==> flow/design.v <==
module enc2freq
    ( input logic cw, ccw,  
    output logic [31:0] freq,  
    input logic reset_n, clk);  
    logic [2:0] cw_pulse_count = 3'd000;  
    logic [2:0] ccw_pulse_count = 3'b000;  
    logic [3:0] bcd_count = 4'b0000;  
    always_ff @(posedge clk) begin
        if (reset_n == 0) begin
            bcd_count <= 4'b0000;  
            cw_pulse_count <= 0;
            ccw_pulse_count <= 0;
        end else begin
            if (cw) begin 
                if (cw_pulse_count < 3) begin
                    cw_pulse_count <= cw_pulse_count + 1;
                end else begin
                    cw_pulse_count <= 0;  
                    if (bcd_count < 4'b1000) begin  
                        bcd_count <= bcd_count + 4'b0001;  
                    end
                end
            end
            if (ccw) begin
                if (ccw_pulse_count < 3) begin
                    ccw_pulse_count <= ccw_pulse_count + 1;
                end else begin
                    ccw_pulse_count <= 0;  
                    if (bcd_count > 4'b0000) begin  
                        bcd_count <= bcd_count - 4'b0001;  
                        end
                    end
                end
        end
    end
    always_comb begin
        case (bcd_count)
            4'b0001: freq = 262;  
            4'b0010: freq = 295;  
            4'b0011: freq = 328;  
            4'b0100: freq = 349;  
            4'b0101: freq = 393;  
            4'b0110: freq = 437;  
            4'b0111: freq = 491;  
            4'b1000: freq = 524;  
            default: freq = 0;    
        endcase
    end
endmodule
* Tool chain data of enc2freq
The steps from the RTL of enc2freq to its reports follow in flow order. Line numbers count from 1 in the design file above. Operators: Yosys type, input widths -> output width; for muxes data width and select width s. Cell names lack the library's common part. A cell with -- has no value.
Design: top module enc2freq, clock port clk, standard-cell library sky130hd, timing corner tt_025C_1v80

* Word level
Yosys after proc, flatten, opt, wreduce and memory -nomap, before mapping. Enables and synchronous resets that opt folds into registers are not counted as muxes. Memory bits, and registers merged into a memory's read port (data or address), are not among the register bits. Print and check cells are not counted. Equal cells are merged and count once. Yosys's memory passes give these memory sizes; they may raise the number of words (mostly to a power of two), join words into wider ones and drop unused or constant bits.
Bit counts: flip-flop bits (word level) 10, memory bits (read-only) 160, memory cells 1, input bits 4, output and inout port bits 32, word-level cells 20
Operators by class: add/sub/neg operators 4, magnitude comparators 4, mux-type cells 8
Memory list:
- (name not given) | words 16, width 10, read ports 1, write ports 0, RTL line 37 | case (bcd_count)
Operators with widths (count):
- $mux 4 | 6
- $add 3x1->3 const B | 2
- $lt 3x2->1 const B | 2
- $mux 3 | 2
- $add 4x1->4 const B | 1
- $sub 4x1->4 const B | 1
- $gt 4x1->1 const B | 1
- $lt 4x4->1 const B | 1

* Depth
Yosys ltp: most cells in a row. Word level: on the elaborated netlist, between registers, memories and ports. Mapped: between sequential cells and ports; inverters and the memories' decode and read muxes count.
Logic depth: word-level depth 7, ABC_AREA 0, depth in mapped cells 6, gate-level depth less buffers 6

* After synthesis
The flow's flattened synthesis, as Yosys stat reports it; memories are mapped. The netlist is that of the ABC_AREA named above (0 if unset); the other value can give another one.
Mapped netlist: mapped cells 113, mapped area 892.1 µm², sequential area 200.2 µm², flip-flops 10, buffers 24
Cell types:
- dfxtp_1 | count 10, area in all 200.192 µm²
- buf_4 | count 22, area in all 165.158 µm²
- ha_1 | count 8, area in all 100.096 µm²
- nor2_1 | count 11, area in all 41.29 µm²
- a21oi_1 | count 8, area in all 40.038 µm²
- inv_1 | count 10, area in all 37.536 µm²
- a21o_1 | count 4, area in all 30.029 µm²
- nand2_1 | count 7, area in all 26.275 µm²
- nor3_1 | count 5, area in all 25.024 µm²
- buf_6 | count 2, area in all 22.522 µm²
- mux2_2 | count 2, area in all 22.522 µm²
- mux2i_1 | count 2, area in all 20.019 µm²
- nand3_1 | count 4, area in all 20.019 µm²
- nand4b_1 | count 2, area in all 17.517 µm²
- o311ai_2 | count 1, area in all 16.266 µm²
- and3_1 | count 2, area in all 12.512 µm²
- nor2b_1 | count 2, area in all 12.512 µm²
- or3_4 | count 1, area in all 11.261 µm²
Not listed: further types 9, cells in them 10.

* Timing after synthesis
Source: OpenSTA report_checks on the synthesized netlist (no wires, ideal clock, input and output delay 20% of the period each), path of least setup slack; recovery checks are left aside. Register names are those of the netlist, which keeps one name where synthesis merged equal registers.
Path after synthesis: kind register -> output, start point reg bcd_count[0], end point out freq[6], period 2990 ps, output delay 598 ps, time at the first pin 0 ps, arrival 1230 ps, data required time 2392 ps, slack 1162 ps, path delay 1230 ps, driving pins on the path 4, buffers on the path 0, synthesis period reached 1828 ps
"path delay" = arrival - input delay + setup time. A path that ends at an output port has no setup time. "driving pins on the path" counts driving pins, that of a launching flip-flop among them; a cell with two outputs on the path counts twice. "synthesis period reached" = period - worst setup slack (recovery checks aside). The figure is calculated, with input and output delays left at 20% of the set period. The rows between start and end are the longest chain of elaborated cells between them; the timing report does not say that the signal goes this way. Where chains are equally long, one stands for them. A line is the first line of the expression or statement that the cell stems from. Yosys adds cells for indexed reads and writes and turns some case tables into memories. A memory read counts as a cell of the chain, while the word-level depth stops at memories. At most two assigning lines are given for a register; there are more.
Between the ends, after synthesis: path through dfxtp_1 -> inv_1 -> ha_1 -> a211oi_1, cells in the longest elaborated chain 1, elaborated cells on any way between the ends 1, RTL lines with such cells 1, classes of those cells memory (1)
Ends and longest elaborated chain, after synthesis:
- from (decl) | RTL line 7 | logic [3:0] bcd_count = 4'b0000;
- from (assign) | RTL line 20 | bcd_count <= bcd_count + 4'b0001;
- from (assign) | RTL line 30 | bcd_count <= bcd_count - 4'b0001;
- $mem_v2 16x10 | RTL line 37 | case (bcd_count)
- to (decl) | RTL line 3 | output logic [31:0] freq,

* Worst path after layout
Path of least setup slack in the final report of run A (OpenROAD, finished layout, wires in). Where an end is a register, its clock arrival counts in the times. The report prints the path's times to 10 ps; the period is as set.
Path post-layout: kind register -> output, start point reg bcd_count[0], end point out freq[2], period 1330 ps, output delay 270 ps, time at the first pin 250 ps, arrival 1420 ps, data required time 1060 ps, slack -360 ps, driving pins on the path 7, buffers on the path 1
The rows between start and end are the longest chain of elaborated cells between them; the timing report does not say that the signal goes this way. Where chains are equally long, one stands for them. A memory read counts as a cell of the chain, while the word-level depth stops at memories. At most two assigning lines are given for a register; there are more.
Between the ends, post-layout: path through dfxtp_4 -> inv_6 -> ha_4 -> inv_1 -> o21ai_2 -> a21o_1 -> buf_2, cells in the longest elaborated chain 1, elaborated cells on any way between the ends 1, RTL lines with such cells 1, classes of those cells memory (1)
Ends and longest elaborated chain, post-layout:
- from (decl) | RTL line 7 | logic [3:0] bcd_count = 4'b0000;
- from (assign) | RTL line 20 | bcd_count <= bcd_count + 4'b0001;
- from (assign) | RTL line 30 | bcd_count <= bcd_count - 4'b0001;
- $mem_v2 16x10 | RTL line 37 | case (bcd_count)
- to (decl) | RTL line 3 | output logic [31:0] freq,

Ticket comment

Design enc2freq on sky130hd. What follows are 2 stored runs of the flow, each under its own settings; their order means nothing. The constraints put input and output delay at 20% of the set period each and load the outputs with 0.01 pF.
"clock period reached" means the clock period less the worst setup slack. The figure is calculated, with input and output delays left at 20% of the set period.
"worst path time": the worst setup path's part of the clock period (all of it between registers, 20% less for each end at a port) less its slack. A launch clock that arrives late makes it longer, a capture clock that arrives late makes it shorter.
"worst path time" is known to 10 ps.

[run A] flow files
==> flow/run.sh <==
#!/bin/bash
# the make line also repeats the synthesis and layout settings of config.mk as NAME=value (left out here)
make -C /OpenROAD-flow-scripts/flow DESIGN_CONFIG=/design/flow/config.mk WORK_HOME=/design/flow/orfs CLKGATE_MAP_FILE= finish
==> flow/config.mk <==
export PLATFORM = sky130hd
export DESIGN_NAME = enc2freq
export DESIGN_NICKNAME = enc2freq
export VERILOG_FILES = /design/flow/design.v
export SDC_FILE = /design/flow/constraint.sdc
export NUM_CORES = 4
export LEC_CHECK = 0
export CAP_MARGIN = 20
export CELL_PAD_IN_SITES_DETAIL_PLACEMENT = 2
export CORE_ASPECT_RATIO = 1.29
export CORE_MARGIN = 2
export CORE_UTILIZATION = 25
export CTS_CLUSTER_DIAMETER = 165
export PLACE_DENSITY = 0.46
export SLEW_MARGIN = 20
export TNS_END_PERCENT = 85
==> flow/constraint.sdc <==
create_clock -name core_clock -period 1.33 [get_ports {clk}]
set_input_delay 0.2660 -clock core_clock [delete_from_list [all_inputs] [get_ports {clk}]]
set_output_delay 0.2660 -clock core_clock [all_outputs]
set_load 0.01 [all_outputs]

[run A] result: netlist area reported by Yosys 892.1 µm²; die size 4066.1 µm²; standard-cell area after routing 1385.1 µm²; post-layout utilization 40.8 %; worst slack on setup checks -356 ps; final setup TNS -2782 ps; clock period reached 1686 ps; worst path time 1420 ps; class of the worst setup path register -> output

[run B] flow files
==> flow/run.sh <==
#!/bin/bash
# the make line also repeats the synthesis and layout settings of config.mk as NAME=value (left out here)
make -C /OpenROAD-flow-scripts/flow DESIGN_CONFIG=/design/flow/config.mk WORK_HOME=/design/flow/orfs CLKGATE_MAP_FILE= finish
==> flow/config.mk <==
export PLATFORM = sky130hd
export DESIGN_NAME = enc2freq
export DESIGN_NICKNAME = enc2freq
export VERILOG_FILES = /design/flow/design.v
export SDC_FILE = /design/flow/constraint.sdc
export NUM_CORES = 4
export LEC_CHECK = 0
export ABC_AREA = 1
export CAP_MARGIN = 20
export CELL_PAD_IN_SITES_DETAIL_PLACEMENT = 1
export CELL_PAD_IN_SITES_GLOBAL_PLACEMENT = 2
export CORE_MARGIN = 2
export CORE_UTILIZATION = 64
export CTS_CLUSTER_SIZE = 62
export MAX_ROUTING_LAYER = met4
export MIN_ROUTING_LAYER = met2
export PLACE_DENSITY = 0.55
export SETUP_SLACK_MARGIN = 0.08
export SLEW_MARGIN = 20
export TNS_END_PERCENT = 100
==> flow/constraint.sdc <==
create_clock -name core_clock -period 1.23 [get_ports {clk}]
set_input_delay 0.2460 -clock core_clock [delete_from_list [all_inputs] [get_ports {clk}]]
set_output_delay 0.2460 -clock core_clock [all_outputs]
set_load 0.01 [all_outputs]

[run B] result: no results, placement failed with GPL-0301
