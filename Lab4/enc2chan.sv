==> flow/design.v <==
module enc2chan
    ( input logic cw, ccw,  
    output logic [2:0] chan,  
    input logic reset_n, clk);  
    logic [2:0] cw_pulse_count = 3'd000;  
    logic [2:0] ccw_pulse_count = 3'b000;  
    logic [3:0] bcd_count = 4'b0000;  
    logic [3:0] max_count = 4'b0101;  
    logic [3:0] min_count = 4'b0000;  
    always_ff @(posedge clk) begin
        if (reset_n == 0) begin
            bcd_count <= 4'b0000;  
            cw_pulse_count <= 0;
            ccw_pulse_count <= 0;
        end else begin
            if (cw) begin 
                if (cw_pulse_count < 3) begin
                    cw_pulse_count <= cw_pulse_count + 1;
                end else begin
                    cw_pulse_count <= 0;  
                    if (bcd_count < max_count) begin  
                        bcd_count <= bcd_count + 4'b0001;  
                    end
                end
            end
            if (ccw) begin
                if (ccw_pulse_count < 3) begin
                    ccw_pulse_count <= ccw_pulse_count + 1;
                end else begin
                    ccw_pulse_count <= 0;  
                    if (bcd_count > min_count) begin  
                        bcd_count <= bcd_count - 4'b0001;  
                        end
                    end
                end
        end
    end
    always_comb begin
        chan = 0;  
        unique case (bcd_count)
            4'b0000: chan = 3'b000;  
            4'b0001: chan = 3'b001;  
            4'b0010: chan = 3'b010;  
            4'b0011: chan = 3'b011;  
            4'b0100: chan = 3'b100;  
            4'b0101: chan = 3'b101;  
            4'b0110: chan = 3'b110;  
            4'b0111: chan = 3'b111;  
        endcase
    end
endmodule
# Reports on enc2chan
# Tool output for the design above, in the order of the flow.
# Line numbers count from 1 in the design file above.
# Not given: -
# design
design,enc2chan
clock_port,clk
library,sky130hd
lib_corner,tt_025C_1v80

# After elaboration
# Source: Yosys, flattened and elaborated, memories not mapped. Widths are those after wreduce; folded enables and synchronous resets count as part of the registers. Registers that Yosys merges into a memory's read port (data or address) are not register bits. Print and check cells do not count. Equal cells are merged and count once.
# Yosys's memory passes give these memory sizes; they may raise the number of words (mostly to a power of two), join words into wider ones and drop unused or constant bits.
# classes
addsub,4
compare,4
muxes,9
# ops
cell,count
4-bit 2-to-1 mux,6
3-bit 2-to-1 mux,3
3-bit by 1-bit adder with 3-bit output with constant B,2
3-bit by 2-bit less-than comparator with 1-bit output with constant B,2
4-bit by 1-bit adder with 4-bit output with constant B,1
4-bit by 1-bit subtractor with 4-bit output with constant B,1
4-bit by 1-bit greater-than comparator with 1-bit output with constant B,1
4-bit by 3-bit less-than comparator with 1-bit output with constant B,1
# bits
memories,1
wordCells,21
romBits,24
register_bits,10
output_inout_bits,3
in_bits,4
# mem_list
name,words,word_bits,rd,write_ports,line,text
(no name shown),8,3,1,0,40,unique case (bcd_count)

# Depth
# Yosys ltp: most cells in a row. Word level: on the elaborated netlist, between registers, memories and ports. Mapped: between sequential cells and ports; inverters and the memories' decode and read muxes count.
# depth
word_depth,7
abc_area,0
depth_mapped,6
ltp_nobuf,6

# Netlist
# Source: synth_stat.txt of the flow (Yosys; design flattened, memories mapped). It holds for the ABC_AREA given above (unset counts as 0); a run with the other value may have another netlist.
# Totals and module areas in this step are rounded.
# by_type
cell,count,area_total_um2
sky130_fd_sc_hd__dfxtp_1,10,200.192
sky130_fd_sc_hd__ha_1,4,50.048
sky130_fd_sc_hd__a21oi_1,6,30.029
sky130_fd_sc_hd__nand3_1,6,30.029
sky130_fd_sc_hd__nor4b_4,1,23.773
sky130_fd_sc_hd__buf_4,3,22.522
sky130_fd_sc_hd__inv_1,5,18.768
sky130_fd_sc_hd__nand2_1,5,18.768
sky130_fd_sc_hd__or3_1,3,18.768
sky130_fd_sc_hd__a21oi_2,2,17.517
sky130_fd_sc_hd__nor3_1,3,15.014
sky130_fd_sc_hd__a211oi_2,1,12.512
sky130_fd_sc_hd__nand2b_1,2,12.512
sky130_fd_sc_hd__nor2b_1,2,12.512
sky130_fd_sc_hd__nor4_2,1,12.512
sky130_fd_sc_hd__a311oi_1,1,8.758
sky130_fd_sc_hd__a32oi_1,1,8.758
sky130_fd_sc_hd__a211oi_1,1,7.507
# Other cell types: 10; their cells: 10.
# mapped
n_buf,3
mapped_area_um2,580
flip_flops,10
stdcells,67
seqArea_um2,200

# Worst setup path after synthesis
# Source: OpenSTA report_checks on the synthesized netlist (no wires, ideal clock, input and output delay 20% of the period each), path of least setup slack; recovery checks are left aside. Register names are those of the netlist, which keeps one name where synthesis merged equal registers.
# synth_timing
path_kind,register to register
startpoint,register bcd_count[0]
endpoint,register bcd_count[1]
t_arrival_ps,1409
path_slack_ps,995
period_ps,2480
path_buffers,0
stages,7
launch_ps,0
setup_time_ps,75
path_delay_ps,1484
required_time_ps,2405
synth_period_reached_ps,1485
# "path_delay_ps" = arrival - input delay + setup time.
# "stages": output pins that drive a net of the path, with the launching flip-flop's if there is one; two outputs of one cell count as two.
# "synth_period_reached_ps" is the clock period less the worst setup slack; recovery checks do not enter. This is arithmetic on one report: input and output delays are still those of the set period (20% each).
# The rows between start and end are the longest chain of elaborated cells between them; the timing report does not say that the signal goes this way. Where chains are equally long, one stands for them.
# Each line given opens the expression or statement behind the cell; cells for indexed reads and writes are added by Yosys, which also makes memories of some case tables.
# A register here has more assigning lines than the two given.
# synth_via
path_cell_list,sky130_fd_sc_hd__dfxtp_1 sky130_fd_sc_hd__inv_1 sky130_fd_sc_hd__ha_1 sky130_fd_sc_hd__nor2b_1 sky130_fd_sc_hd__nor4b_4 sky130_fd_sc_hd__or3_1 sky130_fd_sc_hd__a31oi_1
elab_chain_len,7
cells_between,10
cone_lines,8
cone_classes,2 x add/sub; 2 x compare; 6 x mux
# synth_lines
item,line,text
from (decl),7,logic [3:0] bcd_count = 4'b0000;
from (assign),22,bcd_count <= bcd_count + 4'b0001;
from (assign),32,bcd_count <= bcd_count - 4'b0001;
4-bit by 1-bit adder with 4-bit output,22,
4-bit 2-to-1 mux,21,if (bcd_count < max_count) begin
4-bit 2-to-1 mux,17,if (cw_pulse_count < 3) begin
4-bit 2-to-1 mux,16,if (cw) begin
4-bit 2-to-1 mux,31,if (bcd_count > min_count) begin
4-bit 2-to-1 mux,27,if (ccw_pulse_count < 3) begin
4-bit 2-to-1 mux,26,if (ccw) begin
to (assign),22,
to (assign),32,
to (decl),7,

# Worst path after layout
# From the final timing report of stored run 2: the path of least setup slack in the routed layout; clock arrival at registers is part of the times.
# The path's times are printed in steps of 10 ps; the period is the one set.
# layout_timing
path_kind,register to register
startpoint,register bcd_count[1]
endpoint,register bcd_count[0]
setup_time_ps,110
path_slack_ps,-80
stages,8
period_ps,1360
path_buffers,1
t_arrival_ps,1590
required_time_ps,1520
launch_ps,270
# The rows between start and end are the longest chain of elaborated cells between them; the timing report does not say that the signal goes this way. Where chains are equally long, one stands for them.
# A register here has more assigning lines than the two given.
# layout_via
path_cell_list,sky130_fd_sc_hd__dfxtp_2 sky130_fd_sc_hd__inv_2 sky130_fd_sc_hd__ha_4 sky130_fd_sc_hd__nor2b_4 sky130_fd_sc_hd__nor4b_4 sky130_fd_sc_hd__buf_4 sky130_fd_sc_hd__o21a_1 sky130_fd_sc_hd__nor3_1
elab_chain_len,7
cells_between,8
cone_lines,6
cone_classes,2 x compare; 6 x mux
# layout_lines
item,line,text
from (decl),7,logic [3:0] bcd_count = 4'b0000;
from (assign),22,bcd_count <= bcd_count + 4'b0001;
from (assign),32,bcd_count <= bcd_count - 4'b0001;
4-bit by 3-bit less-than comparator with 1-bit output,21,if (bcd_count < max_count) begin
4-bit 2-to-1 mux,21,
4-bit 2-to-1 mux,17,if (cw_pulse_count < 3) begin
4-bit 2-to-1 mux,16,if (cw) begin
4-bit 2-to-1 mux,31,if (bcd_count > min_count) begin
4-bit 2-to-1 mux,27,if (ccw_pulse_count < 3) begin
4-bit 2-to-1 mux,26,if (ccw) begin
to (assign),22,
to (assign),32,
to (decl),7,

# Measured results for enc2chan: 2 stored runs of the Yosys and OpenROAD flow on sky130hd. The settings differ; the order carries no meaning. The constraints put input and output delay at 20% of the set period each and load the outputs with 0.01 pF.
# "achieved_period_ps" means the clock period less the worst setup slack. The figure is calculated, with input and output delays left at 20% of the set period.
# "worstPathTime_ps" = time allowed to the worst setup path (clock period - input delay - output delay, where it has them) - its slack; a late launch clock adds to it, a late capture clock takes from it.
# "final_power_w": no workload was simulated; the value follows from the tool's default switching activity.
# "worstPathTime_ps" is known to 10 ps.
# The results are shown rounded.
# Among the settings, - means not set for that run.
# Results: - = not shown.
name,stored run 1,stored run 2
period_ns,1.05,1.36
CORE_UTILIZATION,63,47
SETUP_SLACK_MARGIN,0.31,0.17
PLACE_DENSITY_LB_ADDON,0.12,0.11
CORE_MARGIN,8,2
CELL_PAD_IN_SITES_GLOBAL_PLACEMENT,1,-
CELL_PAD_IN_SITES_DETAIL_PLACEMENT,0,-
GPL_TIMING_DRIVEN,1,-
MAX_ROUTING_LAYER,met4,-
CAP_MARGIN,20,20
SLEW_MARGIN,20,0
ABC_AREA,-,0
GPL_ROUTABILITY_DRIVEN,-,1
CTS_CLUSTER_SIZE,-,99
MIN_ROUTING_LAYER,-,met1
fin_ws_ps,-,-76
synthesis_area_um2,-,580
layout_utilization_pct,-,71
worst_hold_slack_ps,-,490
worstPathTime_ps,-,1440
worst_path_kind,-,register to register
final_stdcell_area_um2,-,810
final_power_w,-,0.00066
achieved_period_ps,-,1436
timing.setup.tns_ps,-,-220
final_die_area_um2,-,1500
# Stored run 1: did not finish, placement stopped with FLW-0024
