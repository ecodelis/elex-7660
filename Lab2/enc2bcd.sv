==> flow/design.v <==
module enc2bcd (input logic clk, cw, ccw, output logic [7:0] bcd_count) ;
    logic [2:0] cw_pulse_count = 3'd000;  
    logic [2:0] ccw_pulse_count = 3'b000;  
    logic cw_pulse = 1'b0;  
    logic ccw_pulse = 1'b0;  
    always_ff @(posedge clk) begin
        if (cw) begin  
            if (cw_pulse_count <= 3) begin
                cw_pulse_count = cw_pulse_count + 1;
            end else begin
                cw_pulse_count = 0;
                cw_pulse = 1;
            end
        end
        if (cw_pulse) begin
            cw_pulse = 0;
            cw_pulse_count = 0;  
            if (bcd_count < 8'b1001_1001) begin  
                if (bcd_count[3:0] < 4'b1001) begin  
                    bcd_count[3:0] = bcd_count[3:0] + 4'b0001;  
                end
                else begin
                        bcd_count[3:0] = 4'b0000;  
                        bcd_count[7:4] = bcd_count[7:4] + 4'b0001;  
                end
            end else
                bcd_count = bcd_count;  
        end
        if (ccw) begin
            if (ccw_pulse_count <= 3) begin
                ccw_pulse_count = ccw_pulse_count + 1;
            end else begin
                ccw_pulse_count = 0;
                ccw_pulse = 1;
            end
        end
        if (ccw_pulse) begin
            ccw_pulse = 0;
            ccw_pulse_count = 0;  
            if (bcd_count > 0) begin  
                if (bcd_count[3:0] > 0) begin  
                    bcd_count[3:0] = bcd_count[3:0] - 4'b0001;  
                end
                else begin
                        bcd_count[3:0] = 4'b1001;  
                        bcd_count[7:4] = bcd_count[7:4] - 4'b0001;  
                end
            end else
                bcd_count = bcd_count;  
        end
    end
endmodule
Tool chain data of enc2bcd
What the tools print for enc2bcd, step after step.
Lines are those of the file above, counted from 1.
{"block": "inputs", "design": "enc2bcd", "clock_port": "clk", "library": "sky130hd", "pvt_corner": "tt_025C_1v80"}

After elaboration
Source: Yosys, flattened and elaborated, memories not mapped. Widths are those after wreduce; folded enables and synchronous resets count as part of the registers. Registers that Yosys merges into a memory's read port (data or address) are not register bits. Print and check cells do not count. Equal cells are merged and count once.
{"block": "classes", "add_sub_neg": 6, "mul": 0, "div": 0, "n_cmp": 6, "n_eq": 0, "shifts": 0, "n_mux": 14, "n_logic": 0, "n_reduce_logical": 0}
{"block": "op_table", "op": "two-way mux 8 bit", "count": 4}
{"block": "op_table", "op": "two-way mux 4 bit", "count": 4}
{"block": "op_table", "op": "adder 4 x 1 -> 4 bit with constant B", "count": 2}
{"block": "op_table", "op": "subtractor 4 x 1 -> 4 bit with constant B", "count": 2}
{"block": "op_table", "op": "greater-than comparator 8 x 1 -> 1 bit with constant B", "count": 1}
{"block": "op_table", "op": "< comparator 8 bit with constant B", "count": 1}
{"block": "op_table", "op": "adder 3 x 1 -> 3 bit with constant B", "count": 2}
{"block": "op_table", "op": "less-or-equal comparator 3 x 2 -> 1 bit with constant B", "count": 2}
{"block": "op_table", "op": "two-way mux 3 bit", "count": 2}
{"block": "op_table", "op": "greater-than comparator 4 x 1 -> 1 bit with constant B", "count": 1}
{"block": "op_table", "op": "< comparator 4 bit with constant B", "count": 1}
{"block": "op_table", "op": "two-way mux 1 bit", "count": 4}
{"block": "bits", "ff_bits": 14, "latchBits": 0, "ram_bits": 0, "romBits": 0, "clocked_rd_ports_x_width": 0, "memories": 0, "input_bits": 3, "out_inout_bits": 8, "elab_cells": 29}

Logic depth
Longest topological path by Yosys (ltp), each cell counted once; first at word level (registers and memories cut), then after technology mapping (sequential cells cut; the memories' decode and read muxes count).
{"block": "depth", "word_depth": 8, "abc_area": 0, "depth_mapped": 12, "depth_no_buf": 12}

Netlist
Yosys stat after the flow's synthesis: flattened, memories mapped to cells. It holds for the ABC_AREA given above (unset counts as 0); a run with the other value may have another netlist.
{"block": "mapped", "cell_count": 105, "area_mm2": 0.0009484, "flip_flops": 14}
{"block": "types", "cell_type": "sky130_fd_sc_hd__dfxtp_1", "count": 14, "area_total_um2": 280.269}
{"block": "types", "cell_type": "sky130_fd_sc_hd__ha_1", "count": 8, "area_total_um2": 100.096}
{"block": "types", "cell_type": "sky130_fd_sc_hd__mux2i_1", "count": 5, "area_total_um2": 50.048}
{"block": "types", "cell_type": "sky130_fd_sc_hd__inv_1", "count": 11, "area_total_um2": 41.29}
{"block": "types", "cell_type": "sky130_fd_sc_hd__nand2_1", "count": 8, "area_total_um2": 30.029}
{"block": "types", "cell_type": "sky130_fd_sc_hd__nor2_1", "count": 8, "area_total_um2": 30.029}
{"block": "types", "cell_type": "sky130_fd_sc_hd__nand2b_1", "count": 4, "area_total_um2": 25.024}
{"block": "types", "cell_type": "sky130_fd_sc_hd__o21ai_0", "count": 5, "area_total_um2": 25.024}
{"block": "types", "cell_type": "sky130_fd_sc_hd__o211ai_4", "count": 1, "area_total_um2": 21.27}
{"block": "types", "cell_type": "sky130_fd_sc_hd__xnor2_1", "count": 2, "area_total_um2": 17.517}
{"block": "types", "cell_type": "sky130_fd_sc_hd__nor3_4", "count": 1, "area_total_um2": 16.266}
{"block": "types", "cell_type": "sky130_fd_sc_hd__o21ai_4", "count": 1, "area_total_um2": 16.266}
{"block": "types", "cell_type": "sky130_fd_sc_hd__a2111oi_2", "count": 1, "area_total_um2": 15.014}
{"block": "types", "cell_type": "sky130_fd_sc_hd__nand3_1", "count": 3, "area_total_um2": 15.014}
{"block": "types", "cell_type": "sky130_fd_sc_hd__nor3b_1", "count": 2, "area_total_um2": 15.014}
{"block": "types", "cell_type": "sky130_fd_sc_hd__o21bai_1", "count": 2, "area_total_um2": 15.014}
{"block": "types", "cell_type": "sky130_fd_sc_hd__and3b_4", "count": 1, "area_total_um2": 12.512}
{"block": "types", "cell_type": "sky130_fd_sc_hd__nor4_2", "count": 1, "area_total_um2": 12.512}
Not listed: further types 24, cells in them 27.

Worst setup path after synthesis
Source: OpenSTA report_checks on the synthesized netlist (no wires, ideal clock, input and output delay 20% of the period each), path of least setup slack; recovery checks are left aside. Register names are those of the netlist, which keeps one name where synthesis merged equal registers.
{"block": "synth_path", "path_kind": "register to register", "start": "reg cw_pulse_count[0]", "end": "reg bcd_count[0]", "period_ps": 2900, "setup_ps": 126, "t_first_pin_ps": 0, "arrival_time_ps": 2376, "required_time_ps": 2774, "slack_ps": 398, "delay_ps": 2502, "path_stages": 11, "period_less_setup_slack_ps": 2502}
"delay_ps" = arrival - input delay + setup time.
"path_stages" counts driving pins, that of a launching flip-flop among them; a cell with two outputs on the path counts twice.
"period_less_setup_slack_ps" = period - worst setup slack (recovery checks aside). The figure is calculated, with input and output delays left at 20% of the set period.
The rows between start and end are the longest chain of elaborated cells between them; the timing report does not say that the signal goes this way. Where chains are equally long, one stands for them.
Each line given opens the expression or statement behind the cell; cells for indexed reads and writes are added by Yosys, which also makes memories of some case tables.
A register here has more assigning lines than the two given.
{"block": "synth_between", "path_cell_list": "sky130_fd_sc_hd__dfxtp_1 -> sky130_fd_sc_hd__ha_1 -> sky130_fd_sc_hd__and3b_4 -> sky130_fd_sc_hd__o211ai_4 -> sky130_fd_sc_hd__nor3_4 -> sky130_fd_sc_hd__xnor2_1 -> sky130_fd_sc_hd__ha_1 -> sky130_fd_sc_hd__o311ai_0 -> sky130_fd_sc_hd__a211oi_1 -> sky130_fd_sc_hd__nor3b_1 -> sky130_fd_sc_hd__o21bai_1", "elab_chain_len": 8, "cells_between": 10, "classes_between": "1 x add/sub; 3 x compare; 6 x mux"}
{"block": "synth_rtl", "element": "start, declared", "line": 2, "rtl": "logic [2:0] cw_pulse_count = 3'd000;"}
{"block": "synth_rtl", "element": "start, assigned", "line": 9, "rtl": "cw_pulse_count = cw_pulse_count + 1;"}
{"block": "synth_rtl", "element": "start, assigned", "line": 11, "rtl": "cw_pulse_count = 0;"}
{"block": "synth_rtl", "element": "less-or-equal comparator 3 x 2 -> 1 bit", "line": 8, "rtl": "if (cw_pulse_count <= 3) begin"}
{"block": "synth_rtl", "element": "two-way mux 1 bit", "line": 8}
{"block": "synth_rtl", "element": "two-way mux 1 bit", "line": 7, "rtl": "if (cw) begin"}
{"block": "synth_rtl", "element": "two-way mux 8 bit", "line": 15, "rtl": "if (cw_pulse) begin"}
{"block": "synth_rtl", "element": "subtractor 4 x 1 -> 4 bit", "line": 42, "rtl": "bcd_count[3:0] = bcd_count[3:0] - 4'b0001;"}
{"block": "synth_rtl", "element": "two-way mux 4 bit", "line": 41, "rtl": "if (bcd_count[3:0] > 0) begin"}
{"block": "synth_rtl", "element": "two-way mux 8 bit", "line": 40, "rtl": "if (bcd_count > 0) begin"}
{"block": "synth_rtl", "element": "two-way mux 8 bit", "line": 37, "rtl": "if (ccw_pulse) begin"}
{"block": "synth_rtl", "element": "end, assigned", "line": 27, "rtl": "bcd_count = bcd_count;"}
{"block": "synth_rtl", "element": "end, assigned", "line": 42}
{"block": "synth_rtl", "element": "end, declared", "line": 1, "rtl": "module enc2bcd (input logic clk, cw, ccw, output logic [7:0] bcd_count) ;"}

Path in the finished layout
From the final timing report of entry A: the path of least setup slack in the routed layout; clock arrival at registers is part of the times.
The report prints the path's times to 10 ps; the period is as set.
{"block": "layout_path", "path_kind": "register to register", "start": "reg cw_pulse_count[0]", "end": "reg bcd_count[3]", "period_ps": 2910, "setup_ps": 100, "t_first_pin_ps": 280, "arrival_time_ps": 2740, "required_time_ps": 3100, "slack_ps": 350, "path_stages": 13}
The rows between start and end are the longest chain of elaborated cells between them; the timing report does not say that the signal goes this way. Where chains are equally long, one stands for them.
A register here has more assigning lines than the two given.
{"block": "layout_between", "path_cell_list": "sky130_fd_sc_hd__dfxtp_1 -> sky130_fd_sc_hd__ha_1 -> sky130_fd_sc_hd__and3b_4 -> sky130_fd_sc_hd__o211ai_4 -> sky130_fd_sc_hd__nor3_4 -> sky130_fd_sc_hd__nand2_1 -> sky130_fd_sc_hd__o21ai_0 -> sky130_fd_sc_hd__ha_1 -> sky130_fd_sc_hd__o311ai_1 -> sky130_fd_sc_hd__a211oi_2 -> sky130_fd_sc_hd__nor4_2 -> sky130_fd_sc_hd__buf_4 -> sky130_fd_sc_hd__o21bai_1", "elab_chain_len": 8, "cells_between": 10, "classes_between": "1 x add/sub; 3 x compare; 6 x mux"}
{"block": "layout_rtl", "element": "start, declared", "line": 2, "rtl": "logic [2:0] cw_pulse_count = 3'd000;"}
{"block": "layout_rtl", "element": "start, assigned", "line": 9, "rtl": "cw_pulse_count = cw_pulse_count + 1;"}
{"block": "layout_rtl", "element": "start, assigned", "line": 11, "rtl": "cw_pulse_count = 0;"}
{"block": "layout_rtl", "element": "less-or-equal comparator 3 x 2 -> 1 bit", "line": 8, "rtl": "if (cw_pulse_count <= 3) begin"}
{"block": "layout_rtl", "element": "two-way mux 1 bit", "line": 8}
{"block": "layout_rtl", "element": "two-way mux 1 bit", "line": 7, "rtl": "if (cw) begin"}
{"block": "layout_rtl", "element": "two-way mux 8 bit", "line": 15, "rtl": "if (cw_pulse) begin"}
{"block": "layout_rtl", "element": "subtractor 4 x 1 -> 4 bit", "line": 42, "rtl": "bcd_count[3:0] = bcd_count[3:0] - 4'b0001;"}
{"block": "layout_rtl", "element": "two-way mux 4 bit", "line": 41, "rtl": "if (bcd_count[3:0] > 0) begin"}
{"block": "layout_rtl", "element": "two-way mux 8 bit", "line": 40, "rtl": "if (bcd_count > 0) begin"}
{"block": "layout_rtl", "element": "two-way mux 8 bit", "line": 37, "rtl": "if (ccw_pulse) begin"}
{"block": "layout_rtl", "element": "end, assigned", "line": 27, "rtl": "bcd_count = bcd_count;"}
{"block": "layout_rtl", "element": "end, assigned", "line": 42}
{"block": "layout_rtl", "element": "end, declared", "line": 1, "rtl": "module enc2bcd (input logic clk, cw, ccw, output logic [7:0] bcd_count) ;"}

Design enc2bcd on sky130hd. What follows are 2 stored runs of the flow, each under its own settings; their order means nothing. The constraints put input and output delay at 20% of the set period each and load the outputs with 0.01 pF.
"fin_power_mw": no workload was simulated; the value follows from the tool's default switching activity.

Entry A
==> flow/run.sh <==
#!/bin/bash
# the make line also repeats the synthesis and layout settings of config.mk as NAME=value (left out here)
make -C /OpenROAD-flow-scripts/flow DESIGN_CONFIG=/design/flow/config.mk WORK_HOME=/design/flow/orfs CLKGATE_MAP_FILE= finish
==> flow/config.mk <==
export PLATFORM = sky130hd
export DESIGN_NAME = enc2bcd
export DESIGN_NICKNAME = enc2bcd
export VERILOG_FILES = /design/flow/design.v
export SDC_FILE = /design/flow/constraint.sdc
export NUM_CORES = 4
export LEC_CHECK = 0
export CAP_MARGIN = 20
export CELL_PAD_IN_SITES_GLOBAL_PLACEMENT = 2
export CORE_MARGIN = 2
export CORE_UTILIZATION = 27
export PLACE_DENSITY = 0.64
export SETUP_SLACK_MARGIN = 0.08
export SLEW_MARGIN = 20
==> flow/constraint.sdc <==
create_clock -name core_clock -period 2.91 [get_ports {clk}]
set_input_delay 0.5820 -clock core_clock [delete_from_list [all_inputs] [get_ports {clk}]]
set_output_delay 0.5820 -clock core_clock [all_outputs]
set_load 0.01 [all_outputs]

==> results of entry A, as JSON <==
{
  "fin_power_mw": 1.244,
  "timing.setup.ws_ps": 355,
  "hold_ws_ps": 484,
  "die_footprint_mm2": 0.0040025,
  "synth_chip_area_mm2": 0.0009484,
  "util_pct": 36.2,
  "final_setup_tns_ps": 0
}

Entry B
==> flow/run.sh <==
#!/bin/bash
# the make line also repeats the synthesis and layout settings of config.mk as NAME=value (left out here)
make -C /OpenROAD-flow-scripts/flow DESIGN_CONFIG=/design/flow/config.mk WORK_HOME=/design/flow/orfs CLKGATE_MAP_FILE= finish
==> flow/config.mk <==
export PLATFORM = sky130hd
export DESIGN_NAME = enc2bcd
export DESIGN_NICKNAME = enc2bcd
export VERILOG_FILES = /design/flow/design.v
export SDC_FILE = /design/flow/constraint.sdc
export NUM_CORES = 4
export LEC_CHECK = 0
export CAP_MARGIN = 5
export CELL_PAD_IN_SITES_DETAIL_PLACEMENT = 2
export CORE_MARGIN = 2
export CORE_UTILIZATION = 42
export CTS_CLUSTER_DIAMETER = 275
export GPL_TIMING_DRIVEN = 1
export SETUP_SLACK_MARGIN = 0.72
export SLEW_MARGIN = 15
export TNS_END_PERCENT = 80
==> flow/constraint.sdc <==
create_clock -name core_clock -period 3.82 [get_ports {clk}]
set_input_delay 0.7640 -clock core_clock [delete_from_list [all_inputs] [get_ports {clk}]]
set_output_delay 0.7640 -clock core_clock [all_outputs]
set_load 0.01 [all_outputs]

==> results of entry B, as JSON <==
{
  "util_pct": 51.0,
  "die_footprint_mm2": 0.0026543,
  "fin_power_mw": 0.9384,
  "final_setup_tns_ps": 0,
  "timing.setup.ws_ps": 909,
  "synth_chip_area_mm2": 0.0009484,
  "hold_ws_ps": 495
}
